==> flow/design.v <==
module accum # (
    parameter DATAW = 32,  
    parameter ACCUMW = 32  
)(
    input  clk,
    input  rst,
    input  signed [DATAW-1:0] data,  
    input  ivalid,  
    input  first,  
    input  last,  
    output signed [ACCUMW-1:0] result,  
    output ovalid  
);
logic signed [ACCUMW-1:0] accum_r;
logic signed [ACCUMW-1:0] result_r;
logic ovalid_r;
always_ff @ (posedge clk) begin
    if (rst) begin
        accum_r <= '0;
        result_r <= '0;
        ovalid_r <= 1'b0;
    end else begin
        ovalid_r <= 1'b0;  
        if (ivalid) begin
            if (first)
                accum_r <= data;
            else
                accum_r <= accum_r + data; 
            if (last) begin
                result_r <= first ? data : accum_r + data;  
                ovalid_r <= 1'b1;
            end
        end
    end
end
assign ovalid = ovalid_r;
assign result = result_r;
endmodule
# == From RTL to reports: accum ==
# What the tools print for accum, step after step.
# Lines are those of the file above, counted from 1.
# Cell names lack the library's common part.
# Not given: -
# inputs
top,accum
clock,clk
lib,sky130hd
lib_corner,tt_025C_1v80

# == After elaboration ==
# Yosys after proc, flatten, opt, wreduce and memory -nomap, before mapping. Enables and synchronous resets that opt folds into registers are not counted as muxes. Memory bits, and registers merged into a memory's read port (data or address), are not among the register bits. Print and check cells are not counted. Equal cells are merged and count once.
# classes
add_sub_neg,1
n_mux,2
logic,1
n_reduce_logical,2
# op_table
cell,n
32-bit adder,1
32-bit 2-to-1 mux,1
2-bit AND reduction,1
2-bit OR reduction,1
1-bit inverter,1
1-bit 2-to-1 mux,1
# bits
register_bits,65
in_bits,37
output_inout_bits,33

# == Longest topological paths ==
# Yosys ltp: most cells in a row. Word level: on the elaborated netlist, between registers, memories and ports. Mapped: between sequential cells and ports; inverters and the memories' decode and read muxes count.
# logic_depth
word_depth,2
ABC_AREA,0
depth_mapped,10
depth_no_buf,10

# == Netlist ==
# The flow's flattened synthesis, as Yosys stat reports it; memories are mapped. The netlist is that of the ABC_AREA named above (0 if unset); the other value can give another one.
# Totals and module areas in this step are rounded.
# synth_totals
cells,557
area_mm2,0.00439
sequential_area_mm2,0.0013
flip_flops,65
n_buf,40
# by_type
cell,n
dfxtp_1,65
ha_1,31
a211oi_1,40
a21oi_1,56
nor2_1,69
o21ai_0,36
nand2_1,44
mux2i_1,15
clkbuf_1,30
a21o_1,12
xnor2_1,10
a31oi_1,12
xor2_1,8
nand4_1,11
nand3_1,12
nor3_1,9
a311oi_1,5
or3_1,7
# Other cell types: 43; their cells: 85.

# == Worst setup path after synthesis ==
# Source: OpenSTA report_checks on the synthesized netlist (no wires, ideal clock, input and output delay 20% of the period each), path of least setup slack; recovery checks are left aside. Register names are those of the netlist, which keeps one name where synthesis merged equal registers.
# synth_timing
path_kind,input-to-reg
from,input data[0]
to,register accum_r[28]
period_ns,3.85
in_delay_ns,0.770
setup_time_ns,0.091
launch_ns,0.770
t_arrival_ns,2.897
required_ns,3.759
slack_ns,0.862
delay_ns,2.218
driving_pins,10
path_buffers,0
synth_period_reached_ns,2.988
# "delay_ns" = arrival - input delay + setup time.
# "driving_pins" counts driving pins, that of a launching flip-flop among them; a cell with two outputs on the path counts twice.
# "synth_period_reached_ns" is the clock period less the worst setup slack; recovery checks do not enter. This is arithmetic on one report: input and output delays are still those of the set period (20% each).
# The rows between start and end are the longest chain of elaborated cells between them; the timing report does not say that the signal goes this way. Where chains are equally long, one stands for them.
# A line is the first line of the expression or statement that the cell stems from. Yosys adds cells for indexed reads and writes and turns some case tables into memories.
# At most two assigning lines are given for a register; there are more.
# synth_via
cell_sequence,ha_1 -> fa_1 -> a211oi_1 -> o21ai_1 -> nand3_1 -> nand4b_1 -> a311oi_2 -> a31oi_1 -> mux2i_1 -> a311oi_1
elab_chain_cells,2
cells_between,2
# synth_lines
element,line_no,rtl
from (decl),7,"input  signed [DATAW-1:0] data,"
32-bit adder,28,accum_r <= accum_r + data;
32-bit 2-to-1 mux,25,if (first)
to (assign),26,accum_r <= data;
to (assign),28,
to (decl),14,logic signed [ACCUMW-1:0] accum_r;

# == Worst path after layout ==
# Path of least setup slack in the final report of stored run 1 (OpenROAD, finished layout, wires in). Where an end is a register, its clock arrival counts in the times.
# layout_timing
path_kind,reg-to-reg
from,register accum_r[0]
to,register accum_r[28]
period_ns,2.19
setup_time_ns,0.09
launch_ns,0.34
t_arrival_ns,2.73
required_ns,2.43
slack_ns,-0.30
driving_pins,12
path_buffers,1
# The rows between start and end are the longest chain of elaborated cells between them; the timing report does not say that the signal goes this way. Where chains are equally long, one stands for them.
# At most two assigning lines are given for a register; there are more.
# layout_via
cell_sequence,dfxtp_2 -> ha_4 -> fa_2 -> a211oi_4 -> o21ai_2 -> nand3_2 -> nand4b_1 -> a311oi_2 -> buf_4 -> a31oi_2 -> mux2i_1 -> a311oi_1
elab_chain_cells,2
cells_between,2
# layout_lines
element,line_no,rtl
from (decl),14,logic signed [ACCUMW-1:0] accum_r;
from (assign),26,accum_r <= data;
from (assign),28,accum_r <= accum_r + data;
32-bit adder,28,
32-bit 2-to-1 mux,25,if (first)
to (assign),26,
to (assign),28,
to (decl),14,

# 2 stored runs of accum in the flow (synthesis by Yosys, layout by OpenROAD, sky130hd cells), in arbitrary order. Constraints: input delay and output delay 20% of the set period each, output load 0.01 pF.
# "design_power_w": no workload was simulated; the value follows from the tool's default switching activity.
# Measured values are rounded.
# Settings: -- = not set for that run.
# Among the results, -- means that no value is shown for the run.
stored run,period_ns,CORE_UTILIZATION,SETUP_SLACK_MARGIN,PLACE_DENSITY_LB_ADDON,HOLD_SLACK_MARGIN,CORE_ASPECT_RATIO,CORE_MARGIN,TNS_END_PERCENT,CTS_CLUSTER_DIAMETER,CAP_MARGIN,SLEW_MARGIN,CELL_PAD_IN_SITES_GLOBAL_PLACEMENT,GPL_ROUTABILITY_DRIVEN,CTS_CLUSTER_SIZE,finish.stdcell_area_mm2,total_negative_slack_ns,design_power_w,design_die_area_mm2,synthArea_mm2,setup_worst_slack_ns
stored run 1,2.19,31,-0.01,0.3,0.15,1.33,7,10,224,35,25,--,--,--,0.00717,-5.56,0.00478,0.0177,0.00439,-0.297
stored run 2,2.74,72,0.13,0.07,--,1.22,2,--,--,20,20,0,0,60,--,--,--,--,--,--
# Stored run 2: no results, clock tree synthesis failed with DPL-0038
