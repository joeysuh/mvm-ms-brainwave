==> flow/design.v <==
module ctrl # (
    parameter VEC_ADDRW = 8,
    parameter MAT_ADDRW = 9,
    parameter VEC_SIZEW = VEC_ADDRW + 1,
    parameter MAT_SIZEW = MAT_ADDRW + 1
)(
    input  clk,
    input  rst,
    input  start,
    input  [VEC_ADDRW-1:0] vec_start_addr,  
    input  [VEC_SIZEW-1:0] vec_num_words,  
    input  [MAT_ADDRW-1:0] mat_start_addr,  
    input  [MAT_SIZEW-1:0] mat_num_rows_per_olane,  
    output [VEC_ADDRW-1:0] vec_raddr,  
    output [MAT_ADDRW-1:0] mat_raddr,  
    output accum_first,  
    output accum_last,  
    output ovalid,
    output busy 
);
enum {IDLE, COMPUTE} state, next_state;
logic [VEC_ADDRW-1:0] vec_start_addr_r;  
logic [VEC_SIZEW-1:0] vec_num_words_r;  
logic [MAT_ADDRW-1:0] mat_start_addr_r;  
logic [MAT_SIZEW-1:0] mat_num_rows_per_olane_r;  
logic [VEC_ADDRW-1:0] vec_raddr_r;
logic [MAT_ADDRW-1:0] mat_raddr_r;
logic accum_first_r;
logic accum_last_r;
logic ovalid_r;
logic busy_r;
logic [VEC_ADDRW-1:0] vec_raddr_out_reg;
logic [MAT_ADDRW-1:0] mat_raddr_out_reg;
logic [VEC_SIZEW-1:0] word_counter;
logic [MAT_SIZEW-1:0] row_counter;
always_ff @(posedge clk) begin
    if (rst) begin
        state <= IDLE;
        vec_start_addr_r <= 0;
        vec_num_words_r <= 0;
        mat_start_addr_r <= 0;
        mat_num_rows_per_olane_r <= 0;
        word_counter <= 0;
        row_counter <= 0;
        vec_raddr_r <= 0;
        mat_raddr_r <= 0;
        accum_first_r <= 0;
        accum_last_r <= 0;
        ovalid_r <= 0;
        busy_r <= 0;
    end else begin
        state <= next_state;
        if (state == IDLE) begin
            if (start) begin
                vec_start_addr_r <= vec_start_addr;
                vec_num_words_r <= vec_num_words;
                mat_start_addr_r <= mat_start_addr;
                mat_num_rows_per_olane_r <= mat_num_rows_per_olane;
                word_counter <= 0;
                row_counter <= 0;
            end
            vec_raddr_r <= 0;
            mat_raddr_r <= 0;
            accum_first_r <= 0;
            accum_last_r <= 0;
            ovalid_r <= 0;
            busy_r <= 0;
        end else if (state == COMPUTE) begin
            vec_raddr_r <= vec_start_addr_r + word_counter;
            mat_raddr_r <= mat_start_addr_r + row_counter * vec_num_words_r + word_counter;
            ovalid_r <= 1;
            busy_r <= 1;
            if (word_counter == 0) begin
                accum_first_r <= 1;
            end else begin
                accum_first_r <= 0;
            end
            if (word_counter == vec_num_words_r - 1) begin
                accum_last_r <= 1;
            end else begin
                accum_last_r <= 0;
            end
            if (word_counter == vec_num_words_r - 1) begin
                word_counter <= 0;
                row_counter  <= row_counter + 1;
            end else begin
                word_counter <= word_counter + 1;
            end
        end
    end
end
always_comb begin: state_decoder
    case (state) 
        IDLE: begin
            if (start) next_state = COMPUTE; else next_state = IDLE;
        end
        COMPUTE: begin
            if ((word_counter == vec_num_words_r -1) && (row_counter == mat_num_rows_per_olane_r -1)) begin 
                next_state = IDLE;
            end else 
                next_state = COMPUTE;
        end
        default: next_state = IDLE;
    endcase
end
assign vec_raddr = vec_raddr_r;
assign mat_raddr = mat_raddr_r;
assign accum_first = accum_first_r;
assign accum_last = accum_last_r;
assign ovalid = ovalid_r;
assign busy = busy_r;
endmodule
; Step by step through the tools: ctrl
; The steps from the RTL of ctrl to its reports follow in flow order.
; Lines are those of the file above, counted from 1.
; Operators: Yosys type, input widths -> output width; for muxes data width and select width s.
; Cell names lack the library's common part.
; The mark -- stands for no value.
[setup]
design = ctrl
clk_port = clk
cell_library = sky130hd
lib_corner = tt_025C_1v80

; Elaborated design
; Yosys after proc, flatten, opt, wreduce and memory -nomap, before mapping. Memory bits, and registers merged into a memory's read port (data or address), are not among the register bits. Print and check cells are not counted. Equal cells are merged and count once.
[word_totals]
register_bits = 107
input_bits = 39
[classes]
n_addsub = 7
n_mul = 1
equal = 4
n_mux = 13
reduce_logical = 9
[ops]
columns = cell, n
row1 = $mul 10x9->9, 1
row2 = $mux 10, 4
row3 = $mux 9, 4
row4 = $eq 10x32->1, 1
row5 = $eq 32x1->1 const B, 1
row6 = $logic_not 32->1, 1
row7 = $eq 9x32->1, 1
row8 = $add 9x9->9, 2
row9 = $sub 10x1->11 const B, 1
row10 = $add 10x1->10 const B, 1
row11 = $sub 9x1->10 const B, 1
row12 = $add 9x1->9 const B, 1
row13 = $logic_not 9->1, 1
row14 = $add 8x8->8, 1
row15 = $reduce_and 2->1, 2
row16 = $reduce_bool 2->1, 2
row17 = $mux 1, 4
row18 = $reduce_and 3->1, 1
row19 = $ne 2x2->1 const B, 1
row20 = $reduce_or 2->1, 1
row21 = $pmux 1 s2, 1
row22 = $logic_and 1x1->1, 1

; Depth
; Depth = most cells in a row (Yosys ltp): at word level without a register or memory, in the mapped netlist without a sequential cell, where the memories' decode and read muxes count.
[logic_depth]
depth_word = 5
abc_area = 0
depth_mapped = 20
ltp_nobuf = 18

; Synthesis result
; Yosys stat after the flow's synthesis: flattened, memories mapped to cells. It holds for the ABC_AREA given above (unset counts as 0); a run with the other value may have another netlist.
[synth_totals]
cells = 670
synth_area_um2 = 5427.7
sequential_area_um2 = 1541.5
ffs = 77
buf_cells = 43
[by_type]
columns = cell_type, n, area_total_um2
row1 = dfxtp_1, 77, 1.54E+03
row2 = fa_1, 31, 620.595
row3 = ha_1, 37, 462.944
row4 = nand2_1, 121, 454.186
row5 = a21oi_1, 60, 300.288
row6 = xnor2_1, 29, 253.994
row7 = inv_1, 59, 221.462
row8 = xor2_1, 24, 210.202
row9 = clkbuf_1, 39, 146.39
row10 = nor2_1, 32, 120.115
row11 = and2_1, 16, 100.096
row12 = nor3_1, 17, 85.082
row13 = nand3_1, 16, 80.077
row14 = mux2i_1, 7, 70.067
row15 = o21ai_0, 13, 65.062
row16 = nor2b_1, 7, 43.792
row17 = or3_1, 7, 43.792
row18 = nand2b_1, 6, 37.536
; Not listed: further types 38, cells in them 72.

; Worst setup path after synthesis
; Path of least setup slack by OpenSTA after synthesis, without wires, with an ideal clock, recovery checks aside; 20% of the period is set as input and as output delay. Where synthesis merged equal registers, the netlist keeps one of their names.
[synth_path]
kind = flip-flop to flip-flop
start = register row_counter[2]
end = register mat_raddr_r[8]
tclk_ns = 5.5
arrival_time_ns = 4.411
slack_ns = 1.004
delay_ns = 4.497
stages = 19
period_less_setup_slack_ns = 4.496
; "delay_ns" = arrival - input delay + setup time.
; "stages": output pins that drive a net of the path, with the launching flip-flop's if there is one; two outputs of one cell count as two.
; "period_less_setup_slack_ns" is the clock period less the worst setup slack; recovery checks do not enter. This is arithmetic on one report: input and output delays are still those of the set period (20% each).
; The rows between start and end are the longest chain of elaborated cells between them; the timing report does not say that the signal goes this way. Where chains are equally long, one stands for them.
; A line is the first line of the expression or statement that the cell stems from. Yosys adds cells for indexed reads and writes and turns some case tables into memories.
; A register here has more assigning lines than the two given.
[synth_between]
path_cell_list = dfxtp_1 clkbuf_1 clkbuf_1 and2_1 fa_1 ha_1 fa_1 inv_1 fa_1 fa_1 inv_1 ha_1 nor2b_1 o21a_1 o21ai_0 nand2b_1 a21oi_1 xnor2_1 a211oi_1
elab_chain_cells = 3
[synth_lines]
columns = item, line
row1 = start: declaration, 35  ; logic [MAT_SIZEW-1:0] row_counter;
row2 = start: assignment, 44  ; row_counter <= 0;
row3 = start: assignment, 85  ; row_counter  <= row_counter + 1;
row4 = $mul 10x9->9, 70  ; mat_raddr_r <= mat_start_addr_r + row_counter * vec_num_words_r + word_counter;
row5 = $add 9x9->9 x2, 70
row6 = end: assignment, 63  ; mat_raddr_r <= 0;
row7 = end: assignment, 70
row8 = end: declaration, 27  ; logic [MAT_ADDRW-1:0] mat_raddr_r;

; Path in the finished layout
; From the final timing report of flow run 1: the path of least setup slack in the routed layout; clock arrival at registers is part of the times.
[layout_path]
kind = flip-flop to flip-flop
start = register vec_num_words_r[2]
end = register mat_raddr_r[8]
tclk_ns = 5.53
arrival_time_ns = 4.92
slack_ns = 0.87
stages = 18
; The rows between start and end are the longest chain of elaborated cells between them; the timing report does not say that the signal goes this way. Where chains are equally long, one stands for them.
; A register here has more assigning lines than the two given.
[layout_between]
path_cell_list = dfxtp_1 nand2_1 fa_1 inv_1 fa_1 inv_1 fa_1 inv_1 fa_1 inv_1 fa_1 xnor2_1 xnor2_1 xnor2_1 xnor2_1 xnor2_1 xnor2_1 a211oi_1
elab_chain_cells = 3
[layout_lines]
columns = item, line
row1 = start: declaration, 23  ; logic [VEC_SIZEW-1:0] vec_num_words_r;
row2 = start: assignment, 40  ; vec_num_words_r <= 0;
row3 = start: assignment, 56  ; vec_num_words_r <= vec_num_words;
row4 = $mul 10x9->9, 70  ; mat_raddr_r <= mat_start_addr_r + row_counter * vec_num_words_r + word_counter;
row5 = $add 9x9->9 x2, 70
row6 = end: assignment, 63  ; mat_raddr_r <= 0;
row7 = end: assignment, 70
row8 = end: declaration, 27  ; logic [MAT_ADDRW-1:0] mat_raddr_r;

; Module ctrl, platform sky130hd: 2 stored runs of the flow (Yosys, OpenROAD) with differing settings, in no particular order. Input and output delays are each 20% of the period that was set; the output load is 0.01 pF.
; "period_less_ws_ns" is the run's clock period less its worst setup slack. It is reckoned from that one timing run; input and output delays stay at 20% of the period that was set.
; "total_power_mw" is the tool's figure for a default switching activity; nothing was simulated.

[flow run 1: settings]
period_ns = 5.53
CORE_UTILIZATION = 47
CAP_MARGIN = 20
CORE_MARGIN = 2
SLEW_MARGIN = 20
[flow run 1: results]
period_less_ws_ns = 4.656
total_power_mw = 1.377
fin_ws_ns = 0.874
fin_hold_ws_ns = 0.466
tns_ns = 0.000
design.die.area_um2 = 12424.4
finish.utilization_frac = 0.561
synth_area_um2 = 5427.7

[flow run 2: settings]
period_ns = 3.49
CORE_UTILIZATION = 50
PLACE_DENSITY = 0.76
CORE_MARGIN = 8
CELL_PAD_IN_SITES_GLOBAL_PLACEMENT = 0
GPL_TIMING_DRIVEN = 1
GPL_ROUTABILITY_DRIVEN = 1
CTS_CLUSTER_SIZE = 76
CTS_CLUSTER_DIAMETER = 337
MIN_ROUTING_LAYER = met1
MAX_ROUTING_LAYER = met4
CAP_MARGIN = 20
SLEW_MARGIN = 20
[flow run 2: results]
fin_hold_ws_ns = 0.472
period_less_ws_ns = 4.239
tns_ns = -2.720
synth_area_um2 = 5427.7
fin_ws_ns = -0.749
total_power_mw = 2.095
finish.utilization_frac = 0.642
design.die.area_um2 = 14445.6
